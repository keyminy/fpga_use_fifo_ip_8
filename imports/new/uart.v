==> flow/design.v <==
`timescale 1ns / 1ps
module uart(
    input clk,
    input reset,
    input start,
    input [7:0] tx_data,
    output o_tx_done,
    output o_txd,
    input rx,
    output [7:0] o_rx_data,
    output o_rx_done
    );
    wire w_br_tick;
    baudrate_generator u_baud_gen(
        .clk(clk),
        .reset(reset),
        .br_tick(w_br_tick)
    );
    transmitter u_tarnsmitter(
        .clk(clk),
        .reset(reset),
        .br_tick(w_br_tick),
        .start(start),
        .tx_data(tx_data),
        .tx(o_txd),
        .tx_done(o_tx_done)
    );
    receiver u_receiver(
        .clk(clk),
        .reset(reset),
        .rx(rx),
        .br_tick(w_br_tick),
        .rx_data(o_rx_data),
        .rx_done(o_rx_done)
    );
endmodule
module baudrate_generator(
    input clk,
    input reset,
    output br_tick
);
    reg [$clog2(100_000_000/9600/16)-1:0] r_counter;
    reg r_tick;
    assign br_tick = r_tick;
    always @(posedge clk, posedge reset) begin
        if(reset) begin
            r_counter <= 0;
            r_tick <= 1'b0;
        end else begin
             if(r_counter == 100_000_000/9600/16 - 1) begin
                r_counter <= 0;
                r_tick <= 1'b1;
            end else begin
                r_counter <= r_counter + 1;
                r_tick <= 1'b0;       
            end
        end
    end
endmodule
module transmitter (
    input clk,
    input reset,
    input br_tick,
    input [7:0] tx_data,
    input start,
    output tx_done,
    output tx
);
    reg [3:0] state,next_state;
    reg tx_reg, tx_next;
    reg tx_done_reg,tx_done_next;
    reg [7:0] temp_data_reg,temp_data_next;
    reg [3:0] tick_cnt_reg,tick_cnt_next;  
    reg [2:0] bit_cnt_reg,bit_cnt_next; 
    parameter IDLE_S = 4'd0;
    parameter START_S = 4'd1;
    parameter D0_S = 4'd2, D1_S = 4'd3, D2_S = 4'd4, D3_S = 4'd5, D4_S = 4'd6, D5_S = 4'd7, D6_S = 4'd8, D7_S = 4'd9;
    parameter DATA_S = 4'd11;
    parameter STOP_S = 4'd10;
    assign tx = tx_reg;
    assign tx_done = tx_done_reg;
    always @(posedge clk,posedge reset) begin
        if(reset) begin
            state <= IDLE_S;
            tx_reg <= 1'b1;
            tx_done_reg <= 1'b0;
            temp_data_reg <= 0;
            tick_cnt_reg <= 0;
            bit_cnt_reg <= 0;
        end else begin
            state <= next_state;
            tx_reg <= tx_next;
            tx_done_reg <= tx_done_next;
            temp_data_reg <= temp_data_next;
            tick_cnt_reg <= tick_cnt_next;
            bit_cnt_reg <= bit_cnt_next;
        end
    end
    always @(*) begin
        next_state = state;  
        tx_next = tx_reg;
        tx_done_next = tx_done_reg;
        temp_data_next = temp_data_reg;
        tick_cnt_next = tick_cnt_reg;
        bit_cnt_next = bit_cnt_reg; 
        case(state)
            IDLE_S: begin
                tx_next = 1'b1;
                tx_done_next = 1'b0;
                if(start == 1'b1) begin
                    temp_data_next = tx_data;
                    next_state = START_S;
                    tick_cnt_next = 0;  
                    bit_cnt_next = 0;
                end
            end
            START_S: begin
                tx_next = 1'b0;
                if(br_tick) begin
                    if(tick_cnt_reg == 15) begin
                        next_state = DATA_S; 
                        tick_cnt_next = 0;
                    end else begin
                        tick_cnt_next = tick_cnt_reg + 1;
                    end
                end
            end
            DATA_S: begin
                tx_next = temp_data_reg[0];
                if(br_tick) begin
                    if(tick_cnt_reg == 15) begin
                        tick_cnt_next = 0;
                        if(bit_cnt_reg == 7) begin
                            next_state = STOP_S;
                            bit_cnt_next = 0;
                        end else begin
                            temp_data_next = {1'b0,temp_data_reg[7:1]};
                            bit_cnt_next = bit_cnt_reg + 1;
                        end
                    end else begin
                        tick_cnt_next = tick_cnt_reg + 1;
                    end
                end
            end
            STOP_S: begin
                tx_next = 1'b1;
                if(br_tick) begin
                    if(tick_cnt_reg == 15) begin
                        tx_done_next = 1'b1;
                        next_state = IDLE_S;
                        tick_cnt_next = 0;
                    end else begin
                        tick_cnt_next = tick_cnt_reg + 1;
                    end
                end
            end
        endcase
    end
endmodule
module receiver(
    input          clk,
    input          reset,
    input          br_tick,
    input          rx,
    output  [7:0]  rx_data,
    output         rx_done
);
    parameter IDLE = 2'd0,START = 2'd1,DATA = 2'd2, STOP = 2'd3;
    reg [1:0] state,next_state;
    reg [7:0] rx_data_reg,rx_data_next;
    reg [15:0] sample_bit_reg,sample_bit_next;
    reg [2:0] bit_cnt_reg,bit_cnt_next;  
    reg [3:0] sample_cnt_reg, sample_cnt_next;
    reg rx_done_reg,rx_done_next;
    assign rx_data = rx_data_reg;
    assign rx_done = rx_done_reg;
    always @(posedge clk or posedge reset) begin
        if(reset) begin
            state <= IDLE;
            rx_data_reg <= 0;
            sample_cnt_reg <= 0;
            rx_done_reg <= 1'b0;
            sample_cnt_reg <= 0;
            sample_bit_reg <= 0;
            rx_data_reg <= 0;
            bit_cnt_reg <= 0;
        end else begin
            rx_data_reg <= rx_data_next;
            state <= next_state;
            sample_cnt_reg <= sample_cnt_next;
            rx_done_reg <= rx_done_next;
            sample_cnt_reg <= sample_cnt_next;
            sample_bit_reg <= sample_bit_next;
            rx_data_reg <= rx_data_next;
            bit_cnt_reg <= bit_cnt_next;
        end
    end
    always @(*) begin
        next_state      = state;  
        rx_done_next    = rx_done_reg;
        sample_cnt_next = sample_cnt_reg;
        sample_bit_next = sample_bit_reg;
        rx_data_next = rx_data_reg;
        bit_cnt_next = bit_cnt_reg;
        case (state)
            IDLE: begin
                rx_done_next = 1'b0;
                if(rx == 1'b0) begin
                    sample_cnt_next = 0;  
                    next_state = START;
                end else begin
                    next_state = IDLE;  
                end
            end
            START: begin
                rx_data_next = 0;
                if(br_tick) begin
                    if(sample_cnt_reg == 15) begin
                        sample_cnt_next = 0;
                        next_state = DATA;
                    end else begin
                        sample_cnt_next = sample_cnt_reg + 1;
                        next_state = START;  
                    end
                end
            end 
            DATA : begin
                if(br_tick) begin
                    sample_bit_next = {rx,sample_bit_reg[15:1]};  
                    if(sample_cnt_reg == 15) begin
                        sample_cnt_next = 0;
                        rx_data_next = {sample_bit_reg[7],rx_data_reg[7:1]};
                        if(bit_cnt_reg == 7) begin
                            bit_cnt_next = 0;
                            next_state = STOP;
                        end else begin
                            bit_cnt_next = bit_cnt_reg + 1;
                        end
                    end 
                    else begin
                        sample_cnt_next = sample_cnt_reg + 1;
                    end
                end
            end
            STOP : begin
                if(br_tick) begin
                    if(sample_cnt_reg == 15) begin
                        sample_cnt_next = 0;
                        rx_done_next = 1'b1;
                        next_state = IDLE;
                    end else begin
                        sample_cnt_next = sample_cnt_reg + 1;
                    end
                end
            end
        endcase
    end
endmodule
==> Reports on uart <==
The steps from the RTL of uart to its reports follow in flow order.
Lines are those of the file above, counted from 1.
Operators carry their Yosys type and port widths (W data, S select, Z words).
Cell names lack the library's common part.
{ "inputs": {"design": "uart", "clock": "clk", "cell_library": "sky130hd", "pvt_corner": "tt_025C_1v80"} }

==> Word level <==
Source: Yosys, flattened and elaborated, memories not mapped. Widths are those after wreduce. Registers that Yosys merges into a memory's read port (data or address) are not register bits. Print and check cells do not count.
{ "classes": {"equal": 29, "reduce_logical": 23, "mux": 54, "bitwise": 3, "addsub": 5} }
{ "op_table": {"columns": ["operator", "n"], "rows": [
  ["$mux W4", 14],
  ["$mux W8", 6],
  ["$pmux W8 S2", 2],
  ["$mux W16", 2],
  ["$mux W3", 8],
  ["$ne A2 B1 Y1 const B", 9],
  ["$ne A2 B2 Y1 const B", 9],
  ["$eq A4 B4 Y1 const B", 4],
  ["$pmux W4 S4", 1],
  ["$pmux W4 S2", 2],
  ["$reduce_and A3 Y1", 5],
  ["$mux W2", 7],
  ["$add A10 B1 Y10 const B", 1],
  ["$eq A10 B10 Y1 const B", 1],
  ["$mux W10", 1],
  ["$reduce_or A3 Y1", 3],
  ["$reduce_and A9 Y1", 1],
  ["$add A4 B1 Y4 const B", 2],
  ["$pmux W2 S4", 1],
  ["$reduce_or A2 Y1", 3],
  ["$add A3 B1 Y3 const B", 2],
  ["$eq A3 B3 Y1 const B", 2],
  ["$reduce_and A6 Y1", 1],
  ["$pmux W3 S2", 1],
  ["$mux W1", 6],
  ["$reduce_and A5 Y1", 1],
  ["$eq A2 B2 Y1 const B", 2],
  ["$reduce_and A2 Y1", 2]
]} }
Not listed: further kinds 11, cells in them 15.
{ "word_totals": {"wordCells": 128, "input_bits": 12, "ff_bits": 66} }

==> Logic depth <==
Depth = most cells in a row (Yosys ltp): at word level without a register or memory, in the mapped netlist without a sequential cell, where the memories' decode and read muxes count.
{ "depth": {"word_depth": 5, "ABC_AREA": 0, "depth_mapped": 7, "mapped_depth_nobuf": 6} }

==> Netlist <==
Source: synth_stat.txt of the flow (Yosys; design flattened, memories mapped). It holds for the ABC_AREA given above (unset counts as 0); a run with the other value may have another netlist.
{ "types": {"columns": ["cell_type", "n"], "rows": [
  ["dfrtp_1", 58],
  ["mux2_2", 13],
  ["a22o_1", 13],
  ["ha_1", 8],
  ["dfstp_2", 3],
  ["nand2_1", 17],
  ["a2bb2oi_1", 7],
  ["nor2_1", 15],
  ["o21ai_0", 11],
  ["buf_6", 4],
  ["xnor2_1", 5],
  ["inv_1", 11],
  ["nand3_1", 8],
  ["nor3_2", 4],
  ["o22ai_1", 6],
  ["a22oi_1", 4],
  ["o2bb2ai_1", 3],
  ["nand4_1", 4]
]} }
Not listed: further types 32, cells in them 44.
{ "synth_totals": {"flip_flops": 61, "buffers": 7, "cells": 238, "seq_area_um2": 1530.2, "area_um2": 2817.7} }
By module: a second synthesis without flattening, with its own total; a netlist apart from the flattened one above.
{ "unflattened": {"hier_cells": 275, "hier_area_um2": 3110.5} }
Rows give one instance, submodules left out.
{ "modules": {"columns": ["mod", "n_inst", "mod_area_um2", "cells", "mod_seq_area_um2"], "rows": [
  ["receiver", 1, 1441.4, 122, 726.9],
  ["transmitter", 1, 1116.1, 105, 528.0],
  ["baudrate_generator", 1, 553.0, 48, 275.3],
  ["uart", 1, 0.0, 0, 0.0]
]} }

==> Path before layout <==
OpenSTA on the mapped netlist: ideal clock, no wires. The path of least setup slack (recovery checks aside). Input and output delay are each 20% of the period. Register names are those of the netlist, which keeps one name where synthesis merged equal registers.
{ "synth_timing": {"kind": "register to register", "start": "register u_tarnsmitter.bit_cnt_reg[0]", "end": "register u_tarnsmitter.temp_data_reg[0]", "delay_ns": 1.580, "period_ns": 1.93, "stages": 8, "setup_slack_ns": 0.350, "setup_ns": 0.079, "arrival_ns": 1.501, "required_time_ns": 1.851, "period_less_setup_slack_ns": 1.58} }
"delay_ns" = arrival - input delay + setup time.
"stages": output pins that drive a net of the path, with the launching flip-flop's if there is one; two outputs of one cell count as two.
"period_less_setup_slack_ns" is the clock period less the worst setup slack; recovery checks do not enter. This is arithmetic on one report: input and output delays are still those of the set period (20% each).
The rows between start and end are the longest chain of elaborated cells between them; the timing report does not say that the signal goes this way. Where chains are equally long, one stands for them.
Each line given opens the expression or statement behind the cell; cells for indexed reads and writes are added by Yosys, which also makes memories of some case tables.
{ "synth_via": {"path_cell_list": "dfrtp_1 ha_1 ha_1 nand2_1 o211a_1 buf_6 a21boi_4 a2bb2oi_1", "elab_chain_len": 5, "cone_cells": 7, "cone_lines": 4} }
{ "synth_rtl": {"columns": ["element", "line_no", "text"], "rows": [
  ["from (decl)", 74, "reg [2:0] bit_cnt_reg,bit_cnt_next;"],
  ["from (assign)", 89, "bit_cnt_reg <= 0;"],
  ["from (assign)", 96, "bit_cnt_reg <= bit_cnt_next;"],
  ["$eq A3 B3 Y1", 133, "if(bit_cnt_reg == 7) begin"],
  ["$mux W8", 133, null],
  ["$mux W8", 131, "if(tick_cnt_reg == 15) begin"],
  ["$mux W8", 130, "if(br_tick) begin"],
  ["$pmux W8 S2", 106, "case(state)"],
  ["to (assign)", 87, "temp_data_reg <= 0;"],
  ["to (assign)", 94, "temp_data_reg <= temp_data_next;"],
  ["to (decl)", 72, "reg [7:0] temp_data_reg,temp_data_next;"]
]} }

==> Path in the finished layout <==
Path of least setup slack in the final report of flow run 1 (OpenROAD, finished layout, wires in). Where an end is a register, its clock arrival counts in the times.
{ "layout_timing": {"kind": "register to register", "start": "register u_tarnsmitter.bit_cnt_reg[0]", "end": "register u_tarnsmitter.temp_data_reg[6]", "arrival_ns": 1.78, "required_time_ns": 1.87, "setup_slack_ns": 0.09, "stages": 8, "setup_ns": 0.07, "period_ns": 1.6} }
The rows between start and end are the longest chain of elaborated cells between them; the timing report does not say that the signal goes this way. Where chains are equally long, one stands for them.
{ "layout_via": {"path_cell_list": "dfrtp_1 ha_2 ha_4 nand2_2 o211a_1 a21boi_4 buf_12 a2bb2oi_2", "elab_chain_len": 5, "cone_cells": 7, "cone_lines": 4} }
{ "layout_rtl": {"columns": ["element", "line_no", "text"], "rows": [
  ["from (decl)", 74, "reg [2:0] bit_cnt_reg,bit_cnt_next;"],
  ["from (assign)", 89, "bit_cnt_reg <= 0;"],
  ["from (assign)", 96, "bit_cnt_reg <= bit_cnt_next;"],
  ["$eq A3 B3 Y1", 133, "if(bit_cnt_reg == 7) begin"],
  ["$mux W8", 133, null],
  ["$mux W8", 131, "if(tick_cnt_reg == 15) begin"],
  ["$mux W8", 130, "if(br_tick) begin"],
  ["$pmux W8 S2", 106, "case(state)"],
  ["to (assign)", 87, "temp_data_reg <= 0;"],
  ["to (assign)", 94, "temp_data_reg <= temp_data_next;"],
  ["to (decl)", 72, "reg [7:0] temp_data_reg,temp_data_next;"]
]} }

Below are 2 stored runs of the flow (Yosys, OpenROAD; platform sky130hd) on uart, each with its settings and what was measured, unordered. Constraints: input delay and output delay 20% of the set period each, output load 0.01 pF.
"achieved_period_ns" means the clock period less the worst setup slack. The figure is calculated, with input and output delays left at 20% of the set period.
"worst_path_time_ns" = time allowed to the worst setup path (clock period - input delay - output delay, where it has them) - its slack; a late launch clock adds to it, a late capture clock takes from it.
"power.total_uw" is the tool's figure for a default switching activity; nothing was simulated.
[
  {
    "run": "flow run 1",
    "settings": { "period_ns": 1.6, "SETUP_SLACK_MARGIN": 0.01, "CAP_MARGIN": 20, "CORE_MARGIN": 2, "CORE_UTILIZATION": 40, "SLEW_MARGIN": 20 },
    "results": { "worstSetupSlack_ns": 0.093, "achieved_period_ns": 1.507, "dieArea_um2": 7731.7, "fin_util_pct": 54.5, "finish.stdcell_area_um2": 3706.1, "total_negative_slack_ns": 0.000, "yosys.chip_area_um2": 2817.7, "power.total_uw": 3299, "worst_path_time_ns": 1.51, "timing.worst_path_kind": "register to register" }
  },
  {
    "run": "flow run 2",
    "settings": { "period_ns": 1.67, "CORE_UTILIZATION": 63, "SETUP_SLACK_MARGIN": 0.28, "PLACE_DENSITY": 0.71, "HOLD_SLACK_MARGIN": 0.0, "CORE_ASPECT_RATIO": 1.74, "TNS_END_PERCENT": 35, "GPL_ROUTABILITY_DRIVEN": 1, "CTS_CLUSTER_SIZE": 49, "CTS_CLUSTER_DIAMETER": 77, "CAP_MARGIN": 20, "CORE_MARGIN": 2, "SLEW_MARGIN": 20 },
    "results": { "total_negative_slack_ns": 0.000, "fin_util_pct": 82.6, "yosys.chip_area_um2": 2817.7, "dieArea_um2": 5044.2, "worst_path_time_ns": 1.23, "timing.worst_path_kind": "register to output", "worstSetupSlack_ns": 0.105, "achieved_period_ns": 1.565, "finish.stdcell_area_um2": 3604.7, "power.total_uw": 2920 }
  }
]
