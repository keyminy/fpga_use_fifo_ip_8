==> flow/design.v <==
`timescale 1ns / 1ps
module FIFO #(
    parameter ADDR_WIDTH = 3,
    DATA_WIDTH = 8
    )(
        input       clk,
        input       reset,
        input       wr,
        input       rd,
        input       [DATA_WIDTH-1 : 0] wr_data,
        output      [DATA_WIDTH-1 : 0] rd_data,
        output      full,
        output      empty
    );
    wire [ADDR_WIDTH-1:0] w_rd_addr;
    wire [ADDR_WIDTH-1:0] w_wr_addr;
    RegisterFile #(
    .ADDR_WIDTH(ADDR_WIDTH),
    .DATA_WIDTH(DATA_WIDTH)
    ) u_registerfile (
        .clk(clk),
        .w_en(wr & ~full), 
        .rd_addr(w_rd_addr),  
        .wr_addr(w_wr_addr),  
        .wr_data(wr_data), 
        .rd_data(rd_data) 
    );
    fifo_ctrl #(
        .ADDR_WIDTH(ADDR_WIDTH)
    ) u_fifo_ctrl (
        .clk(clk),
        .reset(reset),
        .wr(wr),
        .full(full),
        .wr_addr(w_wr_addr),
        .rd(rd),
        .empty(empty),
        .rd_addr(w_rd_addr)
    );
endmodule
module RegisterFile #(
    parameter ADDR_WIDTH = 3,
    DATA_WIDTH = 8
) (
    input                    clk,
    input                    w_en, 
    input  [ADDR_WIDTH-1:0]  rd_addr,  
    input  [ADDR_WIDTH-1:0]  wr_addr,  
    input  [DATA_WIDTH-1:0]  wr_data, 
    output [DATA_WIDTH-1:0]  rd_data 
);
    reg [DATA_WIDTH-1:0] memory [0:2**ADDR_WIDTH-1];  
    always @(posedge clk ) begin
        if(w_en) memory[wr_addr] <= wr_data;
    end
    assign rd_data = memory[rd_addr];
endmodule
module fifo_ctrl #(
    parameter ADDR_WIDTH = 3
) (
    input       clk,
    input       reset,
    input       wr,
    output      full,
    output       [ADDR_WIDTH-1 : 0] wr_addr,
    input       rd,
    output      empty,
    output      [ADDR_WIDTH-1 : 0] rd_addr
);
    reg [ADDR_WIDTH-1 : 0] wr_ptr_reg,wr_ptr_next;  
    reg [ADDR_WIDTH-1 : 0] rd_ptr_reg,rd_ptr_next;  
    reg full_reg, full_next;
    reg empty_reg, empty_next;
    assign wr_addr = wr_ptr_reg;
    assign rd_addr = rd_ptr_reg;
    assign full = full_reg;
    assign empty = empty_reg;
    always @(posedge clk ,posedge reset) begin
        if(reset) begin
            rd_ptr_reg <= 0;
            wr_ptr_reg <= 0;
            empty_reg <= 1'b1;  
            full_reg <= 1'b0;
        end else begin
            rd_ptr_reg <= rd_ptr_next;
            wr_ptr_reg <= wr_ptr_next;
            empty_reg <= empty_next;
            full_reg <= full_next;
        end
    end
always @(*) begin
    wr_ptr_next = wr_ptr_reg;
    rd_ptr_next = rd_ptr_reg;
    full_next = full_reg;
    empty_next = empty_reg;
    case ({wr, rd})
        2'b01: begin
            if (~empty_reg) begin
                rd_ptr_next = rd_ptr_reg + 1;
                full_next = 1'b0;
                if (rd_ptr_next == wr_ptr_reg) begin
                    empty_next = 1'b1;
                end else begin
                    empty_next = 1'b0;
                end
            end
        end
        2'b10: begin
            if (~full_reg) begin
                wr_ptr_next = wr_ptr_reg + 1;
                empty_next = 1'b0;
                if (wr_ptr_next == rd_ptr_reg) begin
                    full_next = 1'b1;
                end else begin
                    full_next = 1'b0;
                end
            end
        end
        2'b11: begin
            if(empty_reg) begin
                wr_ptr_next = wr_ptr_reg;
                rd_ptr_next = rd_ptr_reg;
            end else begin
                wr_ptr_next = wr_ptr_reg + 1;
                rd_ptr_next = rd_ptr_reg + 1;
            end
        end
        default: begin
        end
    endcase
end
endmodule
From RTL to reports: FIFO
Tool output for the design above, in the order of the flow. Line numbers count from 1 in the design file above. Operators carry their Yosys type and port widths (W data, S select, Z words). Library cell names are shortened. A cell with - has no value.

Top: FIFO. Clock input: clk. Standard-cell library: sky130hd. Timing corner: tt_025C_1v80.

Elaborated design
Source: Yosys, flattened and elaborated, memories not mapped. Widths are those after wreduce. Registers that Yosys merges into a memory's read port (data or address) are not register bits. Print and check cells do not count. Yosys's memory passes give these memory sizes; they may raise the number of words (mostly to a power of two), join words into wider ones and drop unused or constant bits.

Under multipliers stands 0. The figure for bitwise logic cells is 2. Under divide/modulo/power cells stands 0. Under add/subtract/negate cells stands 2. The figure for shifts and indexed selects is 0. The figure for reductions and logical operators is 8. $lt $le $gt $ge: 0. The entry for muxes and demuxes reads 16. For equality and inequality tests the number is 9.

Operators by type and width (number): $mux W3 (5); $ne A2 B2 Y1 const B (4); $mux W8 (1); $mux W1 (7); $reduce_and A2 Y1 (3); $reduce_bool A2 Y1 (3); $add A3 B1 Y3 const B (2); $eq A3 B3 Y1 (2); $pmux W3 S2 (1); $eq A2 B2 Y1 const B (2); $pmux W1 S2 (2); $reduce_and A3 Y1 (1); $eq A2 B1 Y1 const B (1); $reduce_or A2 Y1 (1); $and A1 B1 Y1 (1); $not A1 Y1 (1).

Under output and inout port bits stands 10. Bits in writable memories: 64. For bits in latches the number is 0. Cells after elaboration: 42. Bits in read-only memories: 0. The figure for memories kept is 1. The entry for clocked read ports x word width reads 0. For register bits after elaboration the number is 8.

Memories: u_registerfile.memory (words 8, width 8, read ports 1, write ports 1, line 52) `reg [DATA_WIDTH-1:0] memory [0:2**ADDR_WIDTH-1];`.

Logic depth
Depth = most cells in a row (Yosys ltp): at word level without a register or memory, in the mapped netlist without a sequential cell, where the memories' decode and read muxes count.

For word-level depth the number is 5. ABC_AREA: 1. Under gate-level depth with buffers stands 9.

Mapped cells and area
The flow's flattened synthesis, as Yosys stat reports it; memories are mapped. The netlist is that of the ABC_AREA named above (0 if unset); the other value can give another one. The area totals of this step are shown rounded.

Cell types: edfxtp_1 (number 64, total area 1.92E+03 um^2); nand2_1 (number 176, total area 660.634 um^2); dfrtp_1 (number 7, total area 175.168 um^2); inv_1 (number 28, total area 105.101 um^2); buf_6 (number 7, total area 78.826 um^2); nand3_1 (number 13, total area 65.062 um^2); nand2_2 (number 10, total area 62.56 um^2); nor2_1 (number 12, total area 45.043 um^2); dfstp_2 (number 1, total area 26.275 um^2); ha_1 (number 2, total area 25.024 um^2); o21ai_0 (number 5, total area 25.024 um^2); buf_12 (number 1, total area 20.019 um^2); inv_8 (number 1, total area 11.261 um^2); buf_2 (number 2, total area 10.01 um^2); o21ai_2 (number 1, total area 8.758 um^2); xnor2_1 (number 1, total area 8.758 um^2); xor2_1 (number 1, total area 8.758 um^2); buf_4 (number 1, total area 7.507 um^2).

Other cell types: 3; their cells: 4.

Sequential part of the area: 2100 um^2. For flip-flops the number is 72. The entry for mapped cells reads 337. The figure for buffers is 11. Mapped area: 3300 um^2.

Worst setup path after synthesis
Path of least setup slack by OpenSTA after synthesis, without wires, with an ideal clock, recovery checks aside; 20% of the period is set as input and as output delay. Where synthesis merged equal registers, the netlist keeps one of their names.

Path type: in2reg. From: input wr. To: memory u_registerfile.memory[1][0]. The figure for time at the first pin is 462 ps. Period: 2310 ps. Arrival: 1115 ps. Path delay: 1023 ps. The figure for external input delay is 462 ps. The entry for setup time reads 370 ps. The entry for driving pins on the path reads 4. Setup slack: 825 ps. Under period reached after synthesis stands 1485 ps.

"path delay" is the arrival time less input delay plus setup time. "driving pins on the path": output pins that drive a net of the path, with the launching flip-flop's if there is one; two outputs of one cell count as two. "period reached after synthesis" = period - worst setup slack (recovery checks aside). The figure is calculated, with input and output delays left at 20% of the set period. The rows between start and end are the longest chain of elaborated cells between them; the timing report does not say that the signal goes this way. Where chains are equally long, one stands for them. Each line given opens the expression or statement behind the cell; cells for indexed reads and writes are added by Yosys, which also makes memories of some case tables. Only ways into the end's enable, where the timed path ends, are counted here.

Path through: inv_1 -> nor2_2 -> nand2_1 -> nor2_1. For cells in the longest elaborated chain the number is 2. For elaborated cells on any way between the ends the number is 3. Those cells by class: 2 x mux; 1 x logic.

RTL lines, path after synthesis: from (decl) (line 8) `input       wr,`; $and A1 B1 Y1 (line 22) `.w_en(wr & ~full),`; $mux W3 (line 54) `if(w_en) memory[wr_addr] <= wr_data;`; to (decl) (line 52) `reg [DATA_WIDTH-1:0] memory [0:2**ADDR_WIDTH-1];`.

Timing after layout
Path of least setup slack in the final report of stored run 2 (OpenROAD, finished layout, wires in). Where an end is a register, its clock arrival counts in the times. The path's times are printed in steps of 10 ps; the period is the one set.

Path type: reg2out. From: register u_fifo_ctrl.rd_ptr_reg[0]. To: output rd_data[7]. The figure for time at the first pin is 330 ps. Setup slack: 340 ps. Arrival: 2190 ps. The entry for driving pins on the path reads 9. Period: 3170 ps.

The rows between start and end are the longest chain of elaborated cells between them; the timing report does not say that the signal goes this way. Where chains are equally long, one stands for them. The chain passes a memory read, where the word-level depth is cut; so it can be longer than that depth.

Path through: dfrtp_1 -> buf_4 -> nand2_1 -> nand2_1 -> nand2_1 -> nand2_1 -> nand2_1 -> nand2_1 -> clkdlybuf4s50_1. For cells in the longest elaborated chain the number is 1. For elaborated cells on any way between the ends the number is 1. Those cells by class: 1 x memory.

RTL lines, path post-layout: from (decl) (line 71) `reg [ADDR_WIDTH-1 : 0] rd_ptr_reg,rd_ptr_next;`; from (assign) (line 80) `rd_ptr_reg <= 0;`; from (assign) (line 85) `rd_ptr_reg <= rd_ptr_next;`; $mem_v2 Z8 W8 (line 52) `reg [DATA_WIDTH-1:0] memory [0:2**ADDR_WIDTH-1];`; to (decl) (line 11) `output      [DATA_WIDTH-1 : 0] rd_data,`.

FLOW RESULTS
============

Below are 2 stored runs of the flow (Yosys, OpenROAD; platform sky130hd) on FIFO, each with its settings and what was measured, unordered. Constraints: input delay and output delay 20% of the set period each, output load 0.01 pF. "clock period achieved" means the clock period less the worst setup slack. The figure is calculated, with input and output delays left at 20% of the set period. "critical setup path time" is the time allowed to the run's worst setup path (the clock period less input and output delay, where it has them) less its slack. Clock arrival times count: a late capture clock shortens it, a late launch clock lengthens it. "power consumption": no workload was simulated; the value follows from the tool's default switching activity. "critical setup path time" is known to 10 ps. Results are given in rounded form.

Files of stored run 1:
==> flow/run.sh <==
#!/bin/bash
# the make line also repeats the synthesis and layout settings of config.mk as NAME=value (left out here)
make -C /OpenROAD-flow-scripts/flow DESIGN_CONFIG=/design/flow/config.mk WORK_HOME=/design/flow/orfs CLKGATE_MAP_FILE= finish
==> flow/config.mk <==
export PLATFORM = sky130hd
export DESIGN_NAME = FIFO
export DESIGN_NICKNAME = FIFO
export VERILOG_FILES = /design/flow/design.v
export SDC_FILE = /design/flow/constraint.sdc
export NUM_CORES = 4
export LEC_CHECK = 0
export ABC_AREA = 0
export CAP_MARGIN = 5
export CELL_PAD_IN_SITES_DETAIL_PLACEMENT = 1
export CORE_ASPECT_RATIO = 1.94
export CORE_MARGIN = 2
export CORE_UTILIZATION = 66
export GPL_ROUTABILITY_DRIVEN = 1
export MAX_ROUTING_LAYER = met4
export MIN_ROUTING_LAYER = met1
export PLACE_DENSITY = 0.8
export SETUP_SLACK_MARGIN = 0.28
export SLEW_MARGIN = 20
==> flow/constraint.sdc <==
create_clock -name core_clock -period 1.41 [get_ports {clk}]
set_input_delay 0.2820 -clock core_clock [delete_from_list [all_inputs] [get_ports {clk}]]
set_output_delay 0.2820 -clock core_clock [all_outputs]
set_load 0.01 [all_outputs]

Outcome of stored run 1: did not finish, placement stopped with DPL-0033.

Files of stored run 2:
==> flow/run.sh <==
#!/bin/bash
# the make line also repeats the synthesis and layout settings of config.mk as NAME=value (left out here)
make -C /OpenROAD-flow-scripts/flow DESIGN_CONFIG=/design/flow/config.mk WORK_HOME=/design/flow/orfs CLKGATE_MAP_FILE= finish
==> flow/config.mk <==
export PLATFORM = sky130hd
export DESIGN_NAME = FIFO
export DESIGN_NICKNAME = FIFO
export VERILOG_FILES = /design/flow/design.v
export SDC_FILE = /design/flow/constraint.sdc
export NUM_CORES = 4
export LEC_CHECK = 0
export ABC_AREA = 1
export CAP_MARGIN = 5
export CELL_PAD_IN_SITES_DETAIL_PLACEMENT = 1
export CELL_PAD_IN_SITES_GLOBAL_PLACEMENT = 1
export CORE_ASPECT_RATIO = 0.54
export CORE_MARGIN = 2
export CORE_UTILIZATION = 51
export CTS_CLUSTER_SIZE = 85
export PLACE_DENSITY_LB_ADDON = 0.21
export SLEW_MARGIN = 20
==> flow/constraint.sdc <==
create_clock -name core_clock -period 3.17 [get_ports {clk}]
set_input_delay 0.6340 -clock core_clock [delete_from_list [all_inputs] [get_ports {clk}]]
set_output_delay 0.6340 -clock core_clock [all_outputs]
set_load 0.01 [all_outputs]

Results of stored run 2. The sum of negative setup slack stands at 0 ps. The clock period achieved reads 2828 ps. The standard-cell area after layout is 3800 um^2. The critical setup path time stands at 2190 ps. Critical path kind: reg2out. The synthesized cell area reads 3300 um^2. The smallest hold slack reads 500 ps. The utilization comes to 0.62. The lowest setup slack is 340 ps. The power consumption reads 3700 µW. The measured area of the die is 7100 um^2.
